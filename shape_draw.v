==> flow/design.v <==
module shape_draw(Ctrl_Signal, X_in, Y_in, CLOCK_50, X_out, Y_out, Color_out);
	input [1:0] Ctrl_Signal;
	input [7:0] X_in;
	input [6:0] Y_in;		
	input CLOCK_50;
	reg [2:0] Color_out_wire;
	output reg [7:0] X_out;
	output reg [6:0] Y_out;
	output [2:0] Color_out;
	always @(posedge CLOCK_50)
	begin		
		if(X_out <= 8'd159)
		begin
			X_out <= X_out + 8'b1;
		end
		else
		begin
			Y_out <= Y_out + 7'b1;
			X_out <= 8'b0;		
		end				
	end
	always @(posedge CLOCK_50)
	begin		
		if(Ctrl_Signal == 2'b00)
		begin
			if ((Y_out >= Y_in) && (Y_out < (Y_in + 7'd12))) 
			begin
				if((X_out >= X_in) && (X_out < (X_in + 8'd7))) 
				begin
					Color_out_wire <= 3'b100; 
				end
				else
				begin	
					Color_out_wire <= 3'b000;
				end
			end
		end
		else if(Ctrl_Signal == 2'b01)
		begin			
			if ((Y_out >= Y_in) && (Y_out < (Y_in + 7'd8))) 
			begin
				if((X_out >= X_in) && (X_out < (X_in + 8'd8))) 
				begin
					Color_out_wire <= 3'b010 ; 
				end
				else
				begin	
					Color_out_wire <= 3'b000;
				end				
			end								
		end
		else if(Ctrl_Signal == 2'b10)
		begin			
			if ((Y_out >= Y_in) && (Y_out < (Y_in + 7'd10))) 
			begin
				if((X_out >= X_in) && (X_out < (X_in + 8'd7))) 
				begin
					Color_out_wire <= 3'b011; 
				end
				else
				begin	
					Color_out_wire <= 3'b000;
				end				
			end								
		end
		else if(Ctrl_Signal == 2'b11)
		begin			
			if ((Y_out >= Y_in) && (Y_out < (Y_in + 7'd6))) 
			begin
				if((X_out >= X_in) && (X_out < (X_in + 8'd10))) 
				begin
					Color_out_wire <= 3'b111; 
				end
				else
				begin	
					Color_out_wire <= 3'b000;
				end				
			end								
		end
	end 
	assign Color_out = Color_out_wire;
endmodule
* From RTL to reports: shape_draw
Tool output for the design above, in the order of the flow.
Lines are those of the file above, counted from 1.
Cell names lack the library's common part.
A cell with - has no value.
- Design top :: shape_draw
- Clock :: CLOCK_50
- Library :: sky130hd
- Library corner :: tt_025C_1v80

* After elaboration
Counts by Yosys on the flattened word-level netlist (proc, flatten, opt, wreduce; memories kept). Register bits leave out memories and registers merged into their read ports (data or address). Print and check cells are left out. Cells with the same type and inputs are merged into one.
- Elaborated cells :: 51
- Word width x clocked read ports :: 0
- Latch bits :: 0
- Output and inout port bits :: 18
- Bits in read-only memories :: 0
- Bits in registers :: 18
- RAM bits :: 0
- Memories :: 0
- Input port bits :: 18
- $mul :: 0
- Multiplexer cells :: 12
- Divide/modulo/power cells :: 0
- Magnitude comparators :: 10
- Equality and inequality tests :: 6
- Reduce/logical cells :: 11
- Shift operators :: 0
- Bitwise operators :: 0
- Add/subtract/negate cells :: 9
** Operators with widths (number)
- 3-bit two-way mux :: 10
- 7-bit less-than comparator :: 4
- 8-bit less-than comparator :: 3
- 7-bit by 4-bit adder with 7-bit output with constant B :: 3
- 8-bit by 4-bit adder with 8-bit output with constant B :: 2
- 4-bit nonzero test :: 2
- 8-bit by 1-bit adder with 8-bit output with constant B :: 1
- 8-bit by 3-bit adder with 8-bit output with constant B :: 1
- 8-bit greater-or-equal comparator :: 1
- 8-bit less-or-equal comparator with constant B :: 1
- 1-bit logical AND :: 7
- 7-bit by 1-bit adder with 7-bit output with constant B :: 1
- 7-bit by 3-bit adder with 7-bit output with constant B :: 1
- 7-bit greater-or-equal comparator :: 1
- 5-bit AND reduction :: 1
- 2-bit equality test with constant B :: 2
- 4-bit by 3-bit inequality test with 1-bit output with constant B :: 1
- 2-bit two-way mux :: 2
- 3-bit by 2-bit inequality test with 1-bit output with constant B :: 1
- 2-bit by 1-bit equality test with 1-bit output with constant B :: 1
- 2-bit by 1-bit inequality test with 1-bit output with constant B :: 1
- 2-bit logical NOT :: 1

* Longest topological paths
Longest topological path by Yosys (ltp), each cell counted once; first at word level (registers and memories cut), then after technology mapping (sequential cells cut; the memories' decode and read muxes count).
- Depth after elaboration :: 9
- ABC_AREA :: 1
- Depth in mapped cells :: 16
- Gate-level depth less buffers :: 16

* Netlist
The flow's flattened synthesis, as Yosys stat reports it; memories are mapped. The netlist is that of the ABC_AREA named above (0 if unset); the other value can give another one.
- Buffers :: 2
- Sequential part of the area :: 460.4 µm²
- Standard cells after synthesis :: 369
- Flip-flop cells :: 18
- Chip area (Yosys) :: 2686.3 µm²
** Cells by type
- ha_1 :: number 71, area in all 888.352 µm²
- nand2_1 :: number 95, area in all 356.592 µm²
- edfxtp_1 :: number 10, area in all 300.288 µm²
- xor2_1 :: number 28, area in all 245.235 µm²
- inv_1 :: number 55, area in all 206.448 µm²
- dfxtp_1 :: number 8, area in all 160.154 µm²
- a21oi_1 :: number 25, area in all 125.12 µm²
- nor2_1 :: number 31, area in all 116.362 µm²
- nand3_1 :: number 15, area in all 75.072 µm²
- xnor2_1 :: number 4, area in all 35.034 µm²
- a21oi_2 :: number 3, area in all 26.275 µm²
- o21ai_0 :: number 5, area in all 25.024 µm²
- nor3_1 :: number 4, area in all 20.019 µm²
- a21o_1 :: number 2, area in all 15.014 µm²
- o21bai_1 :: number 2, area in all 15.014 µm²
- nand2_2 :: number 2, area in all 12.512 µm²
- nand4_1 :: number 2, area in all 12.512 µm²
- mux2_2 :: number 1, area in all 11.261 µm²
Other cell types: 5; their cells: 6.

* Path before layout
Source: OpenSTA report_checks on the synthesized netlist (no wires, ideal clock, input and output delay 20% of the period each), path of least setup slack; recovery checks are left aside. Register names are those of the netlist, which keeps one name where synthesis merged equal registers.
- Kind :: in2reg
- From :: input Y_in[2]
- To :: register Color_out_wire[0]
- Arrival time :: 1957 ps
- Delay of the path :: 1792 ps
- Library setup time :: 307 ps
- Path buffers :: 0
- Clock period :: 2360 ps
- Launch time at the first pin :: 472 ps
- Data required time :: 2053 ps
- Slack :: 96 ps
- Stages on the path :: 15
- External input delay :: 472 ps
- Synthesis period reached :: 2264 ps
"delay of the path" is the arrival time less input delay plus setup time.
"stages on the path": output pins that drive a net of the path, with the launching flip-flop's if there is one; two outputs of one cell count as two.
"synthesis period reached" is the clock period less the worst setup slack; recovery checks do not enter. This is arithmetic on one report: input and output delays are still those of the set period (20% each).
Between the ends stands the longest chain of elaborated cells between them, by number of cells; it is not shown to be the way that was timed. Of several equally long chains one is given.
Each line given opens the expression or statement behind the cell; cells for indexed reads and writes are added by Yosys, which also makes memories of some case tables.
A register here has more assigning lines than the two given.
The path ends at the enable pin of a flip-flop; only ways to that pin are counted.
- Cell sequence :: inv_1 -> ha_1 -> a21o_1 -> nand2_1 -> xor2_1 -> ha_1 -> nand2_1 -> inv_1 -> nand2_1 -> nand2_1 -> a21oi_1 -> nand2_1 -> nand2_1 -> nand2_1 -> nor2_2
- Cells in the longest elaborated chain :: 5
- Elaborated cells on any way between the ends :: 18
- Those cells by class :: 4 x add/sub; 5 x compare; 3 x eq/ne; 6 x reduce/logical
** RTL lines, path post-synthesis
- from (decl) :: RTL line 4 : input [6:0] Y_in;
- 7-bit by 4-bit adder with 7-bit output :: RTL line 26 : if ((Y_out >= Y_in) && (Y_out < (Y_in + 7'd12)))
- 7-bit less-than comparator :: RTL line 26
- 1-bit logical AND :: RTL line 26
- 2-bit by 1-bit inequality test with 1-bit output
- 5-bit AND reduction
- to (assign) :: RTL line 30 : Color_out_wire <= 3'b100;
- to (assign) :: RTL line 34 : Color_out_wire <= 3'b000;
- to (decl) :: RTL line 6 : reg [2:0] Color_out_wire;

* Worst path after layout
Path of least setup slack in the final report of run 2 (OpenROAD, finished layout, wires in). Where an end is a register, its clock arrival counts in the times.
The report prints the path's times to 10 ps; the period is as set.
- Kind :: in2reg
- From :: input Y_in[3]
- To :: register Color_out_wire[2]
- Launch time at the first pin :: 300 ps
- Path buffers :: 2
- Data required time :: 1480 ps
- Slack :: -830 ps
- Stages on the path :: 14
- Clock period :: 1520 ps
- External input delay :: 300 ps
- Arrival time :: 2310 ps
- Library setup time :: 290 ps
Between the ends stands the longest chain of elaborated cells between them, by number of cells; it is not shown to be the way that was timed. Of several equally long chains one is given.
A register here has more assigning lines than the two given.
The path ends at the enable pin of a flip-flop; only ways to that pin are counted.
- Cell sequence :: buf_8 -> buf_8 -> ha_4 -> a21o_1 -> nand2_1 -> xor2_1 -> ha_1 -> a21oi_2 -> nand2_2 -> a21oi_2 -> nand2_1 -> nand2_1 -> nand2_2 -> nor2_4
- Cells in the longest elaborated chain :: 5
- Elaborated cells on any way between the ends :: 18
- Those cells by class :: 4 x add/sub; 5 x compare; 3 x eq/ne; 6 x reduce/logical
** RTL lines, path post-layout
- from (decl) :: RTL line 4 : input [6:0] Y_in;
- 7-bit by 4-bit adder with 7-bit output :: RTL line 26 : if ((Y_out >= Y_in) && (Y_out < (Y_in + 7'd12)))
- 7-bit less-than comparator :: RTL line 26
- 1-bit logical AND :: RTL line 26
- 2-bit by 1-bit inequality test with 1-bit output
- 5-bit AND reduction
- to (assign) :: RTL line 30 : Color_out_wire <= 3'b100;
- to (assign) :: RTL line 34 : Color_out_wire <= 3'b000;
- to (decl) :: RTL line 6 : reg [2:0] Color_out_wire;

Hand-over note for shape_draw

Module shape_draw, platform sky130hd: 2 stored runs of the flow (Yosys, OpenROAD) with differing settings, in no particular order. Input and output delays are each 20% of the period that was set; the output load is 0.01 pF.
By "achieved clock period" is meant the clock period of the run minus its worst setup slack. This is arithmetic on one report: input and output delays are still those of the set period (20% each).
"critical setup path time": the worst setup path's part of the clock period (all of it between registers, 20% less for each end at a port) less its slack. A launch clock that arrives late makes it longer, a capture clock that arrives late makes it shorter.
"power consumption": no workload was simulated; the value follows from the tool's default switching activity.
"critical setup path time" is known to 10 ps.

** Run 1
- Settings :: period_ns=2.2; CORE_UTILIZATION=66; SETUP_SLACK_MARGIN=0.32; PLACE_DENSITY=0.85; CORE_ASPECT_RATIO=1.75; CELL_PAD_IN_SITES_GLOBAL_PLACEMENT=2; CELL_PAD_IN_SITES_DETAIL_PLACEMENT=1; TNS_END_PERCENT=85; GPL_ROUTABILITY_DRIVEN=1; CTS_CLUSTER_DIAMETER=145; CAP_MARGIN=0; SLEW_MARGIN=40; MIN_ROUTING_LAYER=met2; CORE_MARGIN=2
- Outcome :: no final report: placement broke off with GPL-0301

** Run 2
- Settings :: period_ns=1.52; CORE_UTILIZATION=21; SETUP_SLACK_MARGIN=0.41; PLACE_DENSITY=0.62; CORE_ASPECT_RATIO=0.66; CELL_PAD_IN_SITES_DETAIL_PLACEMENT=1; TNS_END_PERCENT=55; ABC_AREA=1; GPL_ROUTABILITY_DRIVEN=1; CTS_CLUSTER_DIAMETER=289; CAP_MARGIN=20; CORE_MARGIN=2; SLEW_MARGIN=20
- Worst hold slack :: 535 ps
- Std-cell area (final layout) :: 4565.6 µm²
- Area inside the die boundary :: 13732.6 µm²
- Post-synthesis cell area :: 2686.3 µm²
- Critical setup path time :: 2050 ps
- Class of the worst setup path :: in2reg
- Achieved clock period :: 2353 ps
- Power consumption :: 1.739 mW
- Lowest setup slack :: -833 ps

End of note.
