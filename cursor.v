==> flow/design.v <==
module move_x_direction(pulse, dir_in, pix_count);
	input pulse;
	input [1:0]dir_in;	
	output reg [7:0]pix_count;
	always@(posedge pulse)
	begin
		if(!dir_in[0])
		begin
			if(pix_count < 8'd152)
			begin
				pix_count <= pix_count + 8'd1;					
			end
			else
			begin
				pix_count <= 8'd0;
			end
		end
		else if(!dir_in[1])
		begin
			if(pix_count > 8'd0)
			begin
				pix_count <= pix_count - 8'd1;					
			end
			else
			begin
				pix_count <= 8'd154;
			end
		end
	end
endmodule
module move_y_direction(pulse, dir_in, pix_count);
	input pulse;
	input [1:0]dir_in;	
	output reg [6:0]pix_count;
	always@(posedge pulse)
	begin
		if(!dir_in[0])
		begin
			if(pix_count < 8'd118)
			begin
				pix_count <= pix_count + 7'd1;					
			end
			else
			begin
				pix_count <= 7'd0;
			end
		end
		else if(!dir_in[1])
		begin
			if(pix_count > 7'd0)
			begin
				pix_count <= pix_count - 7'd1;					
			end
			else
			begin
				pix_count <= 7'd118;
			end
		end
	end
endmodule
module cursor_pulse(select,clk,Enable,pulse); 
      input clk,Enable;
		output reg pulse;
		input [1:0]select;
		reg [19:0] counter;
		always @ (posedge clk)
		begin
		if(!Enable)
		begin
		counter <= 20'b0;
		pulse <= 1'b0;
		end
		else if(Enable)
		     begin
			       if(select == 2'b00)
					    begin
			          counter <= 20'd781249; 
			               if (counter == 20'd0)
								begin
					             counter <= 20'd781249;
					             pulse <= ~pulse;
								end
					         else
					             counter <= counter - 1'b1;
			          end
					 else if(select == 2'b01)
					    begin
						 counter <= 20'd700000;  
						      if (counter == 20'd0)
								begin
								    counter <= 20'd500000;
									 pulse <= ~pulse;
								end
								else
								    counter <= counter - 1'b1;
						 end
					 else if(select == 2'b10)
					    begin
						 counter <= 20'd750000; 
						      if (counter == 20'd0)
								begin
								    counter <= 20'd600000;
									 pulse <= ~pulse;
								end
								else
								    counter <= counter - 1'b1;
						 end
					 else 
					    begin
					    counter <= 20'd416000;
						      if (counter == 20'd0)
								begin
								    counter <= 20'd416000;
									 pulse <= ~pulse;
								end
								else
								    counter <= counter - 1'b1;
						 end
			  end
		end
endmodule
module cursor_draw(X_in, Y_in, CLOCK_50, X_out, Y_out, Color_out);	
	input [7:0] X_in;
	input [6:0] Y_in;
	input CLOCK_50;
	reg [2:0] Color;
	output reg [7:0] X_out;
	output reg [6:0] Y_out;
	output [2:0] Color_out;
	always @(posedge CLOCK_50)
	begin		
		if(X_out <= 8'd159)
		begin
			X_out <= X_out + 8'b1;
		end
		else
		begin
			Y_out <= Y_out + 7'b1;
			X_out <= 8'b0;		
		end				
	end
	always @(posedge CLOCK_50)
	begin			
		if ((Y_out >= Y_in) && (Y_out < (Y_in + 7'd4)))
		begin
			if((X_out >= X_in) && (X_out < (X_in + 8'd4)))
			begin
				Color <= 3'b101;
			end
			else
			begin	
				Color <= 3'b000;
			end
		end
	end
	assign Color_out = Color;
endmodule
Reports on cursor_pulse. The steps from the RTL of cursor_pulse to its reports follow in flow order. Lines are those of the file above, counted from 1. Operators: Yosys type, input widths -> output width; for muxes data width and select width s. Cell names lack the library's common part. Not given: -

Top module: cursor_pulse. Clock port: clk. Library: sky130hd. Timing corner: tt_025C_1v80.

Elaborated design. Counts by Yosys on the flattened word-level netlist (proc, flatten, opt, wreduce; memories kept). Register bits leave out memories and registers merged into their read ports (data or address); mux counts leave out enables and synchronous resets folded into registers. Print and check cells are left out. Cells with the same type and inputs are merged into one.

For register bits the number is 21. For input port bits the number is 4. Under output and inout port bits stands 1. For cells after elaboration the number is 15.

The entry for add/subtract/negate cells reads 1. The entry for equality and inequality tests reads 2. For mux-type cells the number is 7. For bitwise logic cells the number is 1. Reductions and logical operators: 2.

Operators by type and width (count): $mux 20 (7); $sub 20x1->20 const B (1); $logic_not 20->1 (1); $eq 2x1->1 const B (1); $eq 2x2->1 const B (1); $logic_not 2->1 (1); $not 1->1 (1).

Logic depth. Yosys ltp: most cells in a row. Word level: on the elaborated netlist, between registers, memories and ports. Mapped: between sequential cells and ports; inverters and the memories' decode and read muxes count.

Depth in word-level cells: 5. The figure for ABC_AREA is 0. For gate-level depth with buffers the number is 8.

Netlist. The flow's flattened synthesis, as Yosys stat reports it; memories are mapped. The netlist is that of the ABC_AREA named above (0 if unset); the other value can give another one. The area totals of this step are shown rounded.

Cell count: 127. Under synthesis area stands 1200 µm². The entry for area of sequential cells reads 420 µm². Mapped flip-flops: 21.

Cells by type: dfxtp_1 (count 21, area in all 420.403 µm²); xnor2_1 (count 8, area in all 70.067 µm²); o31ai_1 (count 8, area in all 60.058 µm²); a21oi_1 (count 8, area in all 40.038 µm²); a211oi_1 (count 5, area in all 37.536 µm²); or3_1 (count 6, area in all 37.536 µm²); a31oi_1 (count 5, area in all 31.28 µm²); nor2_1 (count 7, area in all 26.275 µm²); xor2_1 (count 3, area in all 26.275 µm²); ha_1 (count 2, area in all 25.024 µm²); nand4_1 (count 4, area in all 25.024 µm²); nor3_1 (count 5, area in all 25.024 µm²); nor4_2 (count 2, area in all 25.024 µm²); o21ai_0 (count 5, area in all 25.024 µm²); nand4b_4 (count 1, area in all 23.773 µm²); nor4b_4 (count 1, area in all 23.773 µm²); or4_1 (count 3, area in all 22.522 µm²); nor4_4 (count 1, area in all 21.27 µm²).

Not listed: further types 21, cells in them 32.

Worst setup path after synthesis. Source: OpenSTA report_checks on the synthesized netlist (no wires, ideal clock, input and output delay 20% of the period each), path of least setup slack; recovery checks are left aside. Register names are those of the netlist, which keeps one name where synthesis merged equal registers.

Path kind: reg2reg. Start: register counter[0]. End: register counter[6]. Under clock period stands 2050 ps. For time at the first pin the number is 0 ps. For arrival time the number is 1529 ps. The figure for required time is 1976 ps. Under slack stands 447 ps. For delay of the path the number is 1603 ps. For stages on the path the number is 9. The figure for path buffers is 2. The entry for synthesis period reached reads 1603 ps.

"delay of the path" = arrival - input delay + setup time. "stages on the path" counts driving pins, that of a launching flip-flop among them; a cell with two outputs on the path counts twice. "synthesis period reached" = period - worst setup slack (recovery checks aside). The figure is calculated, with input and output delays left at 20% of the set period. Between the ends stands the longest chain of elaborated cells between them, by number of cells; it is not shown to be the way that was timed. Of several equally long chains one is given. A line is the first line of the expression or statement that the cell stems from. Yosys adds cells for indexed reads and writes and turns some case tables into memories. A register here has more assigning lines than the two given.

Cells stage by stage: dfxtp_1 > inv_1 > ha_1 > nor4b_4 > nand4b_4 > or2_1 > buf_2 > buf_6 > a31oi_2. The figure for length of the longest elaborated chain is 5. The entry for elaborated cells on any way between the ends reads 9. Classes of those cells: 1 x add/sub; 7 x mux; 1 x reduce/logical.

RTL lines, path after synthesis: start: declaration (line 65) `reg [19:0] counter;`; start: assignment (line 84) `counter <= counter - 1'b1;`; start: assignment (line 95) `counter <= counter - 1'b1;`; $sub 20x1->20 (line 117) `counter <= counter - 1'b1;`; $mux 20 (line 111) `if (counter == 20'd0)`; $mux 20 (line 97) `else if(select == 2'b10)`; $mux 20 (line 86) `else if(select == 2'b01)`; $mux 20 (line 75) `if(select == 2'b00)`; end: assignment (line 84); end: assignment (line 95); end: declaration (line 65).

Timing after layout. From the final timing report of flow run 2: the path of least setup slack in the routed layout; clock arrival at registers is part of the times. The path's times are printed in steps of 10 ps; the period is the one set.

Path kind: reg2reg. Start: register counter[15]. End: register counter[17]. Under clock period stands 1230 ps. For time at the first pin the number is 320 ps. For arrival time the number is 2110 ps. The figure for required time is 1430 ps. Under slack stands -680 ps. For stages on the path the number is 6. The figure for path buffers is 1.

Between the ends stands the longest chain of elaborated cells between them, by number of cells; it is not shown to be the way that was timed. Of several equally long chains one is given. A register here has more assigning lines than the two given.

Cells stage by stage: dfxtp_1 > nor3_1 > nand4b_4 > buf_8 > o31ai_1 > a31oi_4. The figure for length of the longest elaborated chain is 5. The entry for elaborated cells on any way between the ends reads 9. Classes of those cells: 1 x add/sub; 7 x mux; 1 x reduce/logical.

RTL lines, path post-layout: start: declaration (line 65) `reg [19:0] counter;`; start: assignment (line 84) `counter <= counter - 1'b1;`; start: assignment (line 95) `counter <= counter - 1'b1;`; $sub 20x1->20 (line 117) `counter <= counter - 1'b1;`; $mux 20 (line 111) `if (counter == 20'd0)`; $mux 20 (line 97) `else if(select == 2'b10)`; $mux 20 (line 86) `else if(select == 2'b01)`; $mux 20 (line 75) `if(select == 2'b00)`; end: assignment (line 84); end: assignment (line 95); end: declaration (line 65).

# Flow runs of cursor_pulse

Settings and measured results of 2 stored flow runs for module cursor_pulse (sky130hd), not sorted in any way. The constraints put input and output delay at 20% of the set period each and load the outputs with 0.01 pF. "total power of the final layout": no workload was simulated; the value follows from the tool's default switching activity. Results are given in rounded form.

Flow run 1 has these settings: period_ns 2.03; CORE_UTILIZATION 60; SETUP_SLACK_MARGIN 0.04; PLACE_DENSITY_LB_ADDON 0.01; CORE_MARGIN 2; CELL_PAD_IN_SITES_GLOBAL_PLACEMENT 2; CELL_PAD_IN_SITES_DETAIL_PLACEMENT 0; ABC_AREA 1; CTS_CLUSTER_SIZE 62; CTS_CLUSTER_DIAMETER 342; SLEW_MARGIN 30; CAP_MARGIN 20. Outcome: not finished: placement ended with error FLW-0024.

Flow run 2 has these settings: period_ns 1.23; CORE_UTILIZATION 60; SETUP_SLACK_MARGIN 0.02; PLACE_DENSITY 0.56; CORE_ASPECT_RATIO 1.45; GPL_TIMING_DRIVEN 0; SLEW_MARGIN 10; MIN_ROUTING_LAYER met2; MAX_ROUTING_LAYER met4; CAP_MARGIN 20; CORE_MARGIN 2. The standard-cell area after layout comes to 1,600 µm². The full die area reads 2,400 µm². The total power of the final layout stands at 4,300 µW. The measured utilization is 0.85. The smallest setup slack is -680 ps. The worst hold slack reads 440 ps. For the final setup TNS the run shows -11,000 ps. The chip area after synthesis (Yosys) is 1,200 µm².
